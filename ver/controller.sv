==> flow/design.v <==
module controller (I_clock, I_reset, I_joy_bits, O_joy_mode, I_GPIO_load, I_GPIO_rden, O_GPIO_data);
  input   wire            I_clock;
  input   wire            I_reset;
  input   wire[1:0][5:0]  I_joy_bits;
  output  wire[1:0]       O_joy_mode;
  input   wire[1:0]       I_GPIO_load;
  input   wire[1:0]       I_GPIO_rden;
  output  wire[1:0]       O_GPIO_data;
  bit[10:0]       clock_divide    ;
  bit[1:0][7:0]   curr_GPIO_state ;
  bit[1:0][7:0]   next_GPIO_state ;
  bit[1:0]        last_GPIO_rden  ;
  bit[1:0][7:0]   latch_bits      ;
  assign          O_joy_mode[0]   = clock_divide[$high(clock_divide)] ;
  assign          O_joy_mode[1]   = clock_divide[$high(clock_divide)] ;
  assign          O_GPIO_data[0]  = latch_bits[0][0] ;  
  assign          O_GPIO_data[1]  = latch_bits[1][0] ;
  always_ff @(posedge I_clock)
  begin
    clock_divide      <= clock_divide + 1 ;    
    curr_GPIO_state   <= next_GPIO_state ;    
    last_GPIO_rden[0] <= I_GPIO_rden[0] ; 
    last_GPIO_rden[1] <= I_GPIO_rden[1] ; 
    if (I_GPIO_load[0]) 
      latch_bits[0] <= curr_GPIO_state[0];
    if (I_GPIO_load[1]) 
      latch_bits[1] <= curr_GPIO_state[1];
    if (last_GPIO_rden[0] & ~I_GPIO_rden[0]) 
      latch_bits[0] <= latch_bits[0] >> 1;
    if (last_GPIO_rden[1] & ~I_GPIO_rden[1]) 
      latch_bits[1] <= latch_bits[1] >> 1;
  end
  always_comb
  begin
    next_GPIO_state = 16'b0;
    if (I_reset)
    begin
      next_GPIO_state = curr_GPIO_state;
      next_GPIO_state[0][5:4] = I_joy_bits[0][1:0];
      next_GPIO_state[1][5:4] = I_joy_bits[1][1:0];
      if (clock_divide[$high(clock_divide)])
      begin
        next_GPIO_state[0][7:6] = I_joy_bits[0][3:2];
        next_GPIO_state[1][7:6] = I_joy_bits[1][3:2];
        next_GPIO_state[0][0] = I_joy_bits[0][4];
        next_GPIO_state[0][2] = I_joy_bits[0][5];
        next_GPIO_state[1][0] = I_joy_bits[1][4];
        next_GPIO_state[1][2] = I_joy_bits[1][5];
      end else begin
        next_GPIO_state[0][1] = I_joy_bits[0][4];
        next_GPIO_state[0][3] = I_joy_bits[0][5];
        next_GPIO_state[1][1] = I_joy_bits[1][4];
        next_GPIO_state[1][3] = I_joy_bits[1][5];
      end
    end
  end
endmodule
# From RTL to reports: controller
# The steps from the RTL of controller to its reports follow in flow order.
# Lines are those of the file above, counted from 1.
# Cell names lack the library's common part.
inputs:
  top: "controller"
  clk_port: "I_clock"
  lib: "sky130hd"
  corner: "tt_025C_1v80"

# Word level
# Yosys after proc, flatten, opt, wreduce and memory -nomap, before mapping. Memory bits, and registers merged into a memory's read port (data or address), are not among the register bits. Print and check cells are not counted.
classes:
  n_addsub: 1
  n_mux: 4
  bitwise: 4
  reduce_logical: 2
ops:
  columns: ["operator", "count"]
  rows:
  - ["2-to-1 mux 8 bit", 2]
  - ["2-to-1 mux 7 bit", 2]
  - ["adder 11 x 1 -> 11 bit with constant B", 1]
  - ["nonzero test 2 bit", 2]
  - ["bitwise AND 1 bit", 2]
  - ["inverter 1 bit", 2]
bits:
  regBits: 45
  in_bits: 18
  output_inout_bits: 4
  wordCells: 24

# Depth
# Longest topological path by Yosys (ltp), each cell counted once; first at word level (registers and memories cut), then after technology mapping (sequential cells cut; the memories' decode and read muxes count).
depth:
  ltp_word: 3
  ABC_AREA: 1
  depth_mapped: 6

# Synthesis result
# Yosys stat after the flow's synthesis: flattened, memories mapped to cells. It holds for the ABC_AREA given above (unset counts as 0); a run with the other value may have another netlist.
types:
  columns: ["cell", "count", "type_area_um2"]
  rows:
  - ["dfxtp_1", 31, 620.595]
  - ["edfxtp_1", 14, 420.403]
  - ["nand2_1", 73, 274.013]
  - ["nor2_1", 26, 97.594]
  - ["inv_1", 17, 63.811]
  - ["o21ai_0", 10, 50.048]
  - ["xor2_1", 4, 35.034]
  - ["nor2_4", 3, 33.782]
  - ["buf_4", 4, 30.029]
  - ["nand3b_1", 3, 22.522]
  - ["buf_2", 3, 15.014]
  - ["ha_1", 1, 12.512]
  - ["nand4_1", 2, 12.512]
  - ["nor2_2", 2, 12.512]
  - ["a21oi_1", 2, 10.01]
  - ["nand3_1", 2, 10.01]
  - ["nand3_2", 1, 10.01]
  - ["o21ai_1", 2, 10.01]
synth_totals:
  mapped_cells: 200
  yosys_area_um2: 1740.4
  seq_area_um2: 1041.0
  flip_flops: 45

# Timing after synthesis
# Source: OpenSTA report_checks on the synthesized netlist (no wires, ideal clock, input and output delay 20% of the period each), path of least setup slack; recovery checks are left aside. Register names are those of the netlist, which keeps one name where synthesis merged equal registers.
synth_timing:
  kind: "register to register"
  startpoint: "register last_GPIO_rden[0]"
  endpoint: "register latch_bits"
  clock_period_ns: 1.59
  setup_ns: 0.323
  launch_ns: 0.000
  arrival_ns: 0.813
  required_time_ns: 1.267
  setup_slack_ns: 0.454
  path_delay_ns: 1.136
  stages: 5
  path_buffers: 0
  synth_period_reached_ns: 1.136
# "path_delay_ns" is the arrival time less input delay plus setup time.
# "stages" counts driving pins, that of a launching flip-flop among them; a cell with two outputs on the path counts twice.
# "synth_period_reached_ns" = period - worst setup slack (recovery checks aside). The figure is calculated, with input and output delays left at 20% of the set period.
# Where an end lacks its bit number, it is one bit of the signal, or one of the new flip-flops if synthesis recoded a state register.
# Between the ends stands the longest chain of elaborated cells between them, by number of cells; it is not shown to be the way that was timed. Of several equally long chains one is given.
# A line is the first line of the expression or statement that the cell stems from. Yosys adds cells for indexed reads and writes and turns some case tables into memories.
# Only ways into the end's enable, where the timed path ends, are counted here.
synth_via:
  cell_sequence: "dfxtp_1 -> inv_1 -> nor2_4 -> inv_1 -> nand2_1"
  elab_chain_len: 2
  cone_cells: 2
  lines_between: 1
  classes_between: "1 x logic; 1 x reduce/logical"
synth_lines:
  columns: ["element", "line_no", "source"]
  rows:
  - ["start: declaration", 12, "bit[1:0]        last_GPIO_rden  ;"]
  - ["start: assignment", 22, "last_GPIO_rden[0] <= I_GPIO_rden[0] ;"]
  - ["bitwise AND 1 bit", 28, "if (last_GPIO_rden[0] & ~I_GPIO_rden[0])"]
  - ["nonzero test 2 bit", null, null]
  - ["end: assignment", 25, "latch_bits[0] <= curr_GPIO_state[0];"]
  - ["end: assignment", 29, "latch_bits[0] <= latch_bits[0] >> 1;"]
  - ["end: declaration", 13, "bit[1:0][7:0]   latch_bits      ;"]

# Worst path after layout
# From the final timing report of run 1: the path of least setup slack in the routed layout; clock arrival at registers is part of the times.
layout_timing:
  kind: "register to output"
  startpoint: "register clock_divide[10]"
  endpoint: "output port O_joy_mode[1]"
  clock_period_ns: 1.45
  output_delay_ns: 0.29
  launch_ns: 0.35
  arrival_ns: 0.95
  required_time_ns: 1.16
  setup_slack_ns: 0.21
  stages: 2
  path_buffers: 1
layout_via:
  cell_sequence: "dfxtp_2 -> clkdlybuf4s15_1"
  elab_chain_len: 0
  cone_cells: 0
  lines_between: 0
layout_lines:
  columns: ["element", "line_no", "source"]
  rows:
  - ["start: declaration", 9, "bit[10:0]       clock_divide    ;"]
  - ["start: assignment", 20, "clock_divide      <= clock_divide + 1 ;"]
  - ["end: declaration", 5, "output  wire[1:0]       O_joy_mode;"]

Data sheet: physical implementation of controller

Record of 2 stored runs of the RTL-to-layout flow on controller, platform sky130hd. The runs are unordered. Constraints: input delay and output delay 20% of the set period each, output load 0.01 pF.
By "period_less_ws_ns" is meant the clock period of the run minus its worst setup slack. This is arithmetic on one report: input and output delays are still those of the set period (20% each).
"worstPathTime_ns" = time allowed to the worst setup path (clock period - input delay - output delay, where it has them) - its slack; a late launch clock adds to it, a late capture clock takes from it.
By "total_power_w" is meant OpenSTA's value without simulated activity: inputs other than the clock are taken to toggle once in ten clock periods, and the tool carries that through the logic.

--- run 1 ---
==> flow/run.sh <==
#!/bin/bash
# the make line also repeats the synthesis and layout settings of config.mk as NAME=value (left out here)
make -C /OpenROAD-flow-scripts/flow DESIGN_CONFIG=/design/flow/config.mk WORK_HOME=/design/flow/orfs CLKGATE_MAP_FILE= finish
==> flow/config.mk <==
export PLATFORM = sky130hd
export DESIGN_NAME = controller
export DESIGN_NICKNAME = controller
export VERILOG_FILES = /design/flow/design.v
export SDC_FILE = /design/flow/constraint.sdc
export NUM_CORES = 4
export LEC_CHECK = 0
export ABC_AREA = 1
export CAP_MARGIN = 20
export CORE_MARGIN = 3
export CORE_UTILIZATION = 56
export MAX_ROUTING_LAYER = met5
export MIN_ROUTING_LAYER = met1
export PLACE_DENSITY_LB_ADDON = 0.13
export SETUP_SLACK_MARGIN = 0.16
export SLEW_MARGIN = 15
==> flow/constraint.sdc <==
create_clock -name core_clock -period 1.45 [get_ports {I_clock}]
set_input_delay 0.2900 -clock core_clock [delete_from_list [all_inputs] [get_ports {I_clock}]]
set_output_delay 0.2900 -clock core_clock [all_outputs]
set_load 0.01 [all_outputs]

==> results, as YAML <==
results:
  period_less_ws_ns: 1.243
  total_power_w: 0.002085
  hold_ws_ns: 0.423
  utilization_frac: 0.72
  tns_setup_ns: 0.000
  final_cell_area_um2: 2053.2
  post_synth_area_um2: 1740.4
  dieArea_um2: 3813.1
  worstPathTime_ns: 0.95
  path_kind: "register to output"
  worst_setup_slack_ns: 0.207

--- run 2 ---
==> flow/run.sh <==
#!/bin/bash
# the make line also repeats the synthesis and layout settings of config.mk as NAME=value (left out here)
make -C /OpenROAD-flow-scripts/flow DESIGN_CONFIG=/design/flow/config.mk WORK_HOME=/design/flow/orfs CLKGATE_MAP_FILE= finish
==> flow/config.mk <==
export PLATFORM = sky130hd
export DESIGN_NAME = controller
export DESIGN_NICKNAME = controller
export VERILOG_FILES = /design/flow/design.v
export SDC_FILE = /design/flow/constraint.sdc
export NUM_CORES = 4
export LEC_CHECK = 0
export ABC_AREA = 1
export CAP_MARGIN = 20
export CELL_PAD_IN_SITES_DETAIL_PLACEMENT = 2
export CORE_MARGIN = 4
export CORE_UTILIZATION = 53
export CTS_CLUSTER_DIAMETER = 217
export GPL_TIMING_DRIVEN = 1
export HOLD_SLACK_MARGIN = -0.09
export PLACE_DENSITY = 0.66
export SLEW_MARGIN = 20
==> flow/constraint.sdc <==
create_clock -name core_clock -period 1.41 [get_ports {I_clock}]
set_input_delay 0.2820 -clock core_clock [delete_from_list [all_inputs] [get_ports {I_clock}]]
set_output_delay 0.2820 -clock core_clock [all_outputs]
set_load 0.01 [all_outputs]

==> results, as YAML <==
outcome: "no results, placement failed with DPL-0033"
