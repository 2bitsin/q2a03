==> flow/design.v <==
module core_irq(I_clock, I_sync, I_reset, I_nmi, I_irq, I_irq_mask, O_force_brk, O_vec_addr_lo, O_vec_addr_hi, O_irq_mask);
  input   wire       I_clock       ;
  input   wire       I_sync        ;  
  input   wire       I_reset       ;
  input   wire       I_nmi         ;
  input   wire       I_irq         ; 
  input   wire       I_irq_mask    ;
  output  wire       O_force_brk   ;
  output  wire       O_irq_mask    ;
  output  wire[15:0] O_vec_addr_lo ;
  output  wire[15:0] O_vec_addr_hi ;
  bit[3:0]      vec_addr      ;  
  bit           irq_p         ;
  bit           res_p         ;  
  bit           nmi_p         ;
  bit           last_nmi      ;
  bit           raise_nmi     ;
  bit           raise_res     ;
  wire          raise_irq     ;  
  assign        O_force_brk   = irq_p | res_p | nmi_p;
  assign        O_irq_mask    = irq_p | res_p | I_irq_mask;
  assign        O_vec_addr_lo = {12'hFFF, vec_addr};
  assign        O_vec_addr_hi = {12'hFFF, vec_addr + 4'd1};
  assign        raise_irq     = ~I_irq & ~I_irq_mask;
  always @(*)
  if (~I_reset)
  begin
    vec_addr = 4'hE;
  end else begin
    vec_addr = 4'hE;
    if (nmi_p) 
      vec_addr = 4'hA;
    else if (res_p) 
      vec_addr = 4'hC;    
  end
  always @(posedge I_clock, negedge I_reset)
  if (~I_reset)
  begin
    last_nmi   <= 0;
    res_p      <= 0;
    nmi_p      <= 0;
    irq_p      <= 0;
    raise_nmi  <= 0;
    raise_res  <= 1; 
  end else begin
    if (I_sync)
    begin        
      if (raise_res) 
        res_p <= raise_res;
      if (raise_nmi) 
        nmi_p <= raise_nmi;
      irq_p <= raise_irq;
      raise_res <= 0;
      raise_nmi <= 0;
      if (res_p) res_p <= 0; else
      if (nmi_p) nmi_p <= 0; else
      if (irq_p) irq_p <= 0;         
    end 
    last_nmi <= I_nmi;
    if (last_nmi & ~I_nmi)
      raise_nmi <= 1;      
  end
endmodule
Step by step through the tools: core_irq
The steps from the RTL of core_irq to its reports follow in flow order.
Lines are those of the file above, counted from 1.
Operators carry their Yosys type and port widths (W data, S select, Z words).
Cell names lack the library's common part.
{"block": "setup", "top": "core_irq", "clock_port": "I_clock", "lib": "sky130hd", "pvt_corner": "tt_025C_1v80"}

Word-level counts
Yosys after proc, flatten, opt, wreduce and memory -nomap, before mapping. Memory bits, and registers merged into a memory's read port (data or address), are not among the register bits. Print and check cells are not counted. Equal cells are merged and count once.
{"block": "op_classes", "compare": 0, "muxes": 13, "n_shift": 0, "n_reduce_logical": 1, "n_div": 0, "n_addsub": 1, "n_logic": 8, "multipliers": 0, "n_eq": 0}
{"block": "ops", "cell": "$mux W1", "count": 10}
{"block": "ops", "cell": "$mux W3", "count": 2}
{"block": "ops", "cell": "$add A4 B1 Y4 const B", "count": 1}
{"block": "ops", "cell": "$or A1 B1 Y1", "count": 3}
{"block": "ops", "cell": "$not A1 Y1", "count": 3}
{"block": "ops", "cell": "$and A1 B1 Y1", "count": 2}
{"block": "ops", "cell": "$reduce_bool A2 Y1", "count": 1}
{"block": "ops", "cell": "$mux W2", "count": 1}
{"block": "word_totals", "clocked_rd_ports_x_width": 0, "n_memories": 0, "reg_bits": 6, "latchBits": 0, "inputBits": 6, "elab_cells": 29, "output_inout_bits": 34, "romBits": 0, "ramBits": 0}

Longest topological paths
Depth = most cells in a row (Yosys ltp): at word level without a register or memory, in the mapped netlist without a sequential cell, where the memories' decode and read muxes count.
{"block": "depth", "depth_word": 5, "abc_area": 0, "mapped_depth": 2, "ltp_nobuf": 2}

Synthesis result
The flow's flattened synthesis, as Yosys stat reports it; memories are mapped. The netlist is that of the ABC_AREA named above (0 if unset); the other value can give another one.
{"block": "by_type", "cell": "buf_4", "count": 30, "type_area_um2": 225.216}
{"block": "by_type", "cell": "dfrtp_1", "count": 5, "type_area_um2": 125.12}
{"block": "by_type", "cell": "dfstp_2", "count": 1, "type_area_um2": 26.275}
{"block": "by_type", "cell": "inv_1", "count": 4, "type_area_um2": 15.014}
{"block": "by_type", "cell": "nand3b_1", "count": 2, "type_area_um2": 15.014}
{"block": "by_type", "cell": "o22ai_1", "count": 2, "type_area_um2": 12.512}
{"block": "by_type", "cell": "or3_1", "count": 2, "type_area_um2": 12.512}
{"block": "by_type", "cell": "and2b_2", "count": 1, "type_area_um2": 8.758}
{"block": "by_type", "cell": "or3b_1", "count": 1, "type_area_um2": 8.758}
{"block": "by_type", "cell": "conb_1", "count": 2, "type_area_um2": 7.507}
{"block": "by_type", "cell": "nor3b_1", "count": 1, "type_area_um2": 7.507}
{"block": "by_type", "cell": "a31oi_1", "count": 1, "type_area_um2": 6.256}
{"block": "by_type", "cell": "a21oi_1", "count": 1, "type_area_um2": 5.005}
{"block": "by_type", "cell": "o21ai_0", "count": 1, "type_area_um2": 5.005}
{"block": "by_type", "cell": "nand2_1", "count": 1, "type_area_um2": 3.754}
{"block": "synth_totals", "buf_cells": 30, "cell_count": 55, "area_um2": 484.2, "sequential_area_um2": 151.4, "ffs": 6}

Path before layout
Path of least setup slack by OpenSTA after synthesis, without wires, with an ideal clock, recovery checks aside; 20% of the period is set as input and as output delay. Where synthesis merged equal registers, the netlist keeps one of their names.
{"block": "synth_timing", "kind": "register to output", "from": "reg res_p", "to": "out O_force_brk", "output_delay_ns": 0.432, "period_ns": 2.16, "arrival_ns": 0.806, "path_slack_ns": 0.922, "path_buffers": 0, "t_required_ns": 1.728, "path_delay_ns": 0.806, "t_first_pin_ns": 0.000, "path_stages": 2, "period_less_setup_slack_ns": 1.238}
"path_delay_ns" is the arrival time less input delay plus setup time.
A path that ends at an output port has no setup time.
"path_stages": output pins that drive a net of the path, with the launching flip-flop's if there is one; two outputs of one cell count as two.
"period_less_setup_slack_ns" is the clock period less the worst setup slack; recovery checks do not enter. This is arithmetic on one report: input and output delays are still those of the set period (20% each).
Between the ends stands the longest chain of elaborated cells between them, by number of cells; it is not shown to be the way that was timed. Of several equally long chains one is given.
A line is the first line of the expression or statement that the cell stems from. Yosys adds cells for indexed reads and writes and turns some case tables into memories.
At most two assigning lines are given for a register; there are more.
{"block": "synth_between", "path_cell_list": "dfrtp_1 or3_1", "elab_chain_cells": 2, "cells_between": 2, "cone_classes": "logic (2)"}
{"block": "synth_lines", "item": "start, declared", "line_no": 14, "source": "bit           res_p         ;"}
{"block": "synth_lines", "item": "start, assigned", "line_no": 40, "source": "res_p      <= 0;"}
{"block": "synth_lines", "item": "start, assigned", "line_no": 49, "source": "res_p <= raise_res;"}
{"block": "synth_lines", "item": "$or A1 B1 Y1 x2", "line_no": 20, "source": "assign        O_force_brk   = irq_p | res_p | nmi_p;"}
{"block": "synth_lines", "item": "end, declared", "line_no": 8, "source": "output  wire       O_force_brk   ;"}

Worst path after layout
Path of least setup slack in the final report of flow run 2 (OpenROAD, finished layout, wires in). Where an end is a register, its clock arrival counts in the times.
{"block": "layout_timing", "kind": "register to output", "from": "reg irq_p", "to": "out O_force_brk", "t_first_pin_ns": 0.24, "path_buffers": 1, "period_ns": 0.72, "path_slack_ns": -0.57, "t_required_ns": 0.58, "path_stages": 3, "output_delay_ns": 0.14, "arrival_ns": 1.15}
Between the ends stands the longest chain of elaborated cells between them, by number of cells; it is not shown to be the way that was timed. Of several equally long chains one is given.
At most two assigning lines are given for a register; there are more.
{"block": "layout_between", "path_cell_list": "dfrtp_1 or3_4 buf_6", "elab_chain_cells": 2, "cells_between": 2, "cone_classes": "logic (2)"}
{"block": "layout_lines", "item": "start, declared", "line_no": 13, "source": "bit           irq_p         ;"}
{"block": "layout_lines", "item": "start, assigned", "line_no": 42, "source": "irq_p      <= 0;"}
{"block": "layout_lines", "item": "start, assigned", "line_no": 52, "source": "irq_p <= raise_irq;"}
{"block": "layout_lines", "item": "$or A1 B1 Y1 x2", "line_no": 20, "source": "assign        O_force_brk   = irq_p | res_p | nmi_p;"}
{"block": "layout_lines", "item": "end, declared", "line_no": 8, "source": "output  wire       O_force_brk   ;"}

--- measured runs ---
Record of 2 stored runs of the RTL-to-layout flow on core_irq, platform sky130hd. The runs are unordered. Constraints: input delay and output delay 20% of the set period each, output load 0.01 pF.
"period_reached_ns" = clock period - worst setup slack. The figure is calculated, with input and output delays left at 20% of the set period.
"timing.worst_path_ns" is the time allowed to the run's worst setup path (the clock period less input and output delay, where it has them) less its slack. Clock arrival times count: a late capture clock shortens it, a late launch clock lengthens it.
"fin_power_w" is the tool's figure for a default switching activity; nothing was simulated.

{"run": "flow run 1", "settings": { "period_ns": 1.69, "CORE_UTILIZATION": 67, "PLACE_DENSITY": 0.83, "CELL_PAD_IN_SITES_DETAIL_PLACEMENT": 0, "GPL_TIMING_DRIVEN": 1, "GPL_ROUTABILITY_DRIVEN": 0, "CTS_CLUSTER_DIAMETER": 389, "MAX_ROUTING_LAYER": "met4", "CAP_MARGIN": 20, "CORE_MARGIN": 2, "SLEW_MARGIN": 20 }, "outcome": "unfinished; error PDN-0185 in floorplanning"}
{"run": "flow run 2", "settings": { "period_ns": 0.72, "CORE_UTILIZATION": 31, "PLACE_DENSITY_LB_ADDON": 0.3, "CTS_CLUSTER_SIZE": 22, "MAX_ROUTING_LAYER": "met4", "CAP_MARGIN": 20, "CORE_MARGIN": 2, "SLEW_MARGIN": 20 }, "results": { "period_reached_ns": 1.293, "synthesis_area_um2": 484.2, "timing.worst_path_ns": 1.15, "critical_path_kind": "register to output", "final_die_area_um2": 1894.0, "post_route_stdcell_area_um2": 594.3, "worstSetupSlack_ns": -0.573, "post_route_util_frac": 0.399, "fin_power_w": 0.001244, "tns_ns": -3.466 }}
--- end ---
