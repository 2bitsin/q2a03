==> flow/design.v <==
module count_up (I_clock, I_reset, I_clear, I_enable, I_target, O_value, O_overflow, O_overflow_inv);
  parameter P_width = 16;
  input   wire                  I_clock;
  input   wire                  I_reset;
  input   wire                  I_clear;
  input   wire                  I_enable;
  input   wire[P_width - 1: 0]  I_target;
  output  bit[P_width - 1: 0]   O_value;
  output  wire                  O_overflow;
  output  wire                  O_overflow_inv;
  assign  O_overflow_inv        = (O_value != I_target);
  assign  O_overflow            = ~O_overflow_inv;
  wire[P_width - 1: 0] CT_one   = {{P_width - 1 {1'b0}}, 1'b1};
  wire[P_width - 1: 0] CT_zero  = {P_width {1'b0}};
  always @(posedge I_clock, negedge I_reset)
  begin
    if (~I_reset)
      O_value <= {P_width {1'b0}};
    else if (I_enable) 
    begin
      if (O_overflow_inv)
        O_value <= O_value + CT_one ;
      else
        O_value <= CT_zero;
    end
  end
endmodule
Step by step through the tools: count_up
Tool output for the design above, in the order of the flow.
Line numbers count from 1 in the design file above.
Library cell names are shortened.
A cell with - has no value.

inputs
  top = count_up
  clock = I_clock
  standard-cell library = sky130hd
  corner = tt_025C_1v80

Word level
Source: Yosys, flattened and elaborated, memories not mapped. Widths are those after wreduce; folded enables and synchronous resets count as part of the registers. Registers that Yosys merges into a memory's read port (data or address) are not register bits. Print and check cells do not count. Equal cells are merged and count once.

storage and ports
  memory cells = 0
  memory bits (writable) = 0
  register bits = 16
  bits in latches = 0
  word width x clocked read ports = 0
  output and inout port bits = 18
  ROM bits = 0

cells by class
  order comparisons = 0
  equal/unequal tests = 1
  mux-type cells = 1
  add/sub/neg operators = 1
  bitwise operators = 1
  reduce/logical cells = 0
  shift operators = 0
  $mul = 0
  divide/modulo/power cells = 0

operators by type and width
  cell                                    count
  adder 16 x 1 -> 16 bit with constant B  1
  inequality test 16 bit                  1
  2-to-1 mux 16 bit                       1
  NOT 1 bit                               1

Depth
Longest topological path by Yosys (ltp), each cell counted once; first at word level (registers and memories cut), then after technology mapping (sequential cells cut; the memories' decode and read muxes count).

depth
  depth in word-level cells = 2
  ABC_AREA = 0
  depth in mapped cells = 6

After synthesis
Source: synth_stat.txt of the flow (Yosys; design flattened, memories mapped). It holds for the ABC_AREA given above (unset counts as 0); a run with the other value may have another netlist.

cells by type
  cell type  count  total area (um^2)
  dfrtp_1    16     400.384
  xnor2_1    24     210.202
  a21oi_1    12     60.058
  nand4_1    9      56.304
  nand2_1    8      30.029
  xor2_1     3      26.275
  nand4_4    1      21.27
  nor4_4     1      21.27
  nor3_1     4      20.019
  a22oi_2    1      12.512
  ha_1       1      12.512
  nand2b_1   2      12.512
  nor2_1     3      11.261
  or3_4      1      11.261
  or4_4      1      11.261
  buf_2      2      10.01
  a211oi_1   1      7.507
  a22oi_1    1      7.507

Not listed: further types 9, cells in them 11.

mapped netlist
  cell count = 102
  mapped area = 999.7 um^2
  buffers = 4
  mapped flip-flops = 16

Path before layout
Path of least setup slack by OpenSTA after synthesis, without wires, with an ideal clock, recovery checks aside; 20% of the period is set as input and as output delay. Where synthesis merged equal registers, the netlist keeps one of their names.

timing path after synthesis
  kind = input port to output port
  start = input port (name not given)
  end = output port O_overflow_inv
  buffers on the path = 1
  arrival time = 1.585 ns
  external input delay = 0.470 ns
  path slack = 0.295 ns
  time at the first pin = 0.470 ns
  clock period = 2.35 ns
  delay of the path = 1.115 ns
  external output delay = 0.470 ns
  stages = 5
  period reached after synthesis = 2.055 ns

"delay of the path" = arrival - input delay + setup time.
A path that ends at an output port has no setup time.
"stages": output pins that drive a net of the path, with the launching flip-flop's if there is one; two outputs of one cell count as two.
"period reached after synthesis" is the clock period less the worst setup slack; recovery checks do not enter. This is arithmetic on one report: input and output delays are still those of the set period (20% each).
The rows between start and end are the longest chain of elaborated cells between them; the timing report does not say that the signal goes this way. Where chains are equally long, one stands for them.
A line is the first line of the expression or statement that the cell stems from. Yosys adds cells for indexed reads and writes and turns some case tables into memories.

on the way, after synthesis
  cell sequence = xnor2_1 > nand4_1 > nor4_4 > buf_2 > inv_1
  length of the longest elaborated chain = 1
  elaborated cells between the ends (all ways) = 1
  source lines of those cells = 1

RTL lines, path after synthesis
  item                    RTL line  text
  start: declaration      7
  inequality test 16 bit  11
  end: declaration        10        output  wire                  O_overflow_inv;

Some nets on the timed path still bear RTL names; the line given drives or declares the net.

nets with RTL names, path after synthesis
  signal      RTL line  text
  O_overflow  12        assign  O_overflow            = ~O_overflow_inv;

Timing after layout
Path of least setup slack in the final report of job 1 (OpenROAD, finished layout, wires in). Where an end is a register, its clock arrival counts in the times.

timing path after layout
  kind = flip-flop to output port
  start = register O_value[5]
  end = output port O_overflow_inv
  buffers on the path = 1
  stages = 6
  arrival time = 1.57 ns
  time at the first pin = 0.28 ns
  path slack = 0.13 ns
  clock period = 2.12 ns
  external output delay = 0.42 ns

The rows between start and end are the longest chain of elaborated cells between them; the timing report does not say that the signal goes this way. Where chains are equally long, one stands for them.
At most two assigning lines are given for a register; there are more.

on the way, after layout
  cell sequence = dfrtp_1 > xnor2_2 > nand4_1 > nor4_4 > inv_1 > buf_2
  length of the longest elaborated chain = 1
  elaborated cells between the ends (all ways) = 1
  source lines of those cells = 1

RTL lines, path after layout
  item                    RTL line  text
  start: declaration      8         output  bit[P_width - 1: 0]   O_value;
  start: assignment       22        O_value <= O_value + CT_one ;
  start: assignment       24        O_value <= CT_zero;
  inequality test 16 bit  11
  end: declaration        10        output  wire                  O_overflow_inv;

# Flow runs of count_up

count_up through Yosys and OpenROAD on sky130hd: 2 stored runs, unordered, with their settings and measured results. The constraints put input and output delay at 20% of the set period each and load the outputs with 0.01 pF.
"achieved clock period (ns)" is the run's clock period less its worst setup slack. It is reckoned from that one timing run; input and output delays stay at 20% of the period that was set.
"worst setup path time (ns)" means the part of the period allowed to the worst setup path (the constraints hold back 20% at inputs and 20% at outputs) less its slack; where the path has registers, the arrival times of their clocks count too.
By "finish__power__total" is meant OpenSTA's value without simulated activity: inputs other than the clock are taken to toggle once in ten clock periods, and the tool carries that through the logic.

settings of job 1
{
  "period_ns": 2.12,
  "CAP_MARGIN": 20,
  "CORE_MARGIN": 2,
  "CORE_UTILIZATION": 40,
  "SLEW_MARGIN": 20
}
report of job 1
yosys chip area after synthesis (um^2): 999.7
finish__design__die__area: 2914.9
finish__design__instance__area__stdcell: 1587.8
finish__design__instance__utilization: 0.6528
finish__timing__setup__ws: 0.129
finish__timing__setup__tns: 0.000
finish__timing__hold__ws: 0.443
finish__power__total: 1.054e-03
achieved clock period (ns): 1.991
worst setup path time (ns): 1.57
worst setup path kind: flip-flop to output port

settings of job 2
{
  "period_ns": 1.77,
  "CORE_UTILIZATION": 59,
  "SETUP_SLACK_MARGIN": 0.52,
  "CORE_MARGIN": 8,
  "CELL_PAD_IN_SITES_GLOBAL_PLACEMENT": 2,
  "TNS_END_PERCENT": 95,
  "ABC_AREA": 0,
  "GPL_TIMING_DRIVEN": 1,
  "MIN_ROUTING_LAYER": "met1",
  "CAP_MARGIN": 20,
  "SLEW_MARGIN": 20
}
report of job 2: did not finish, place, GPL-0301
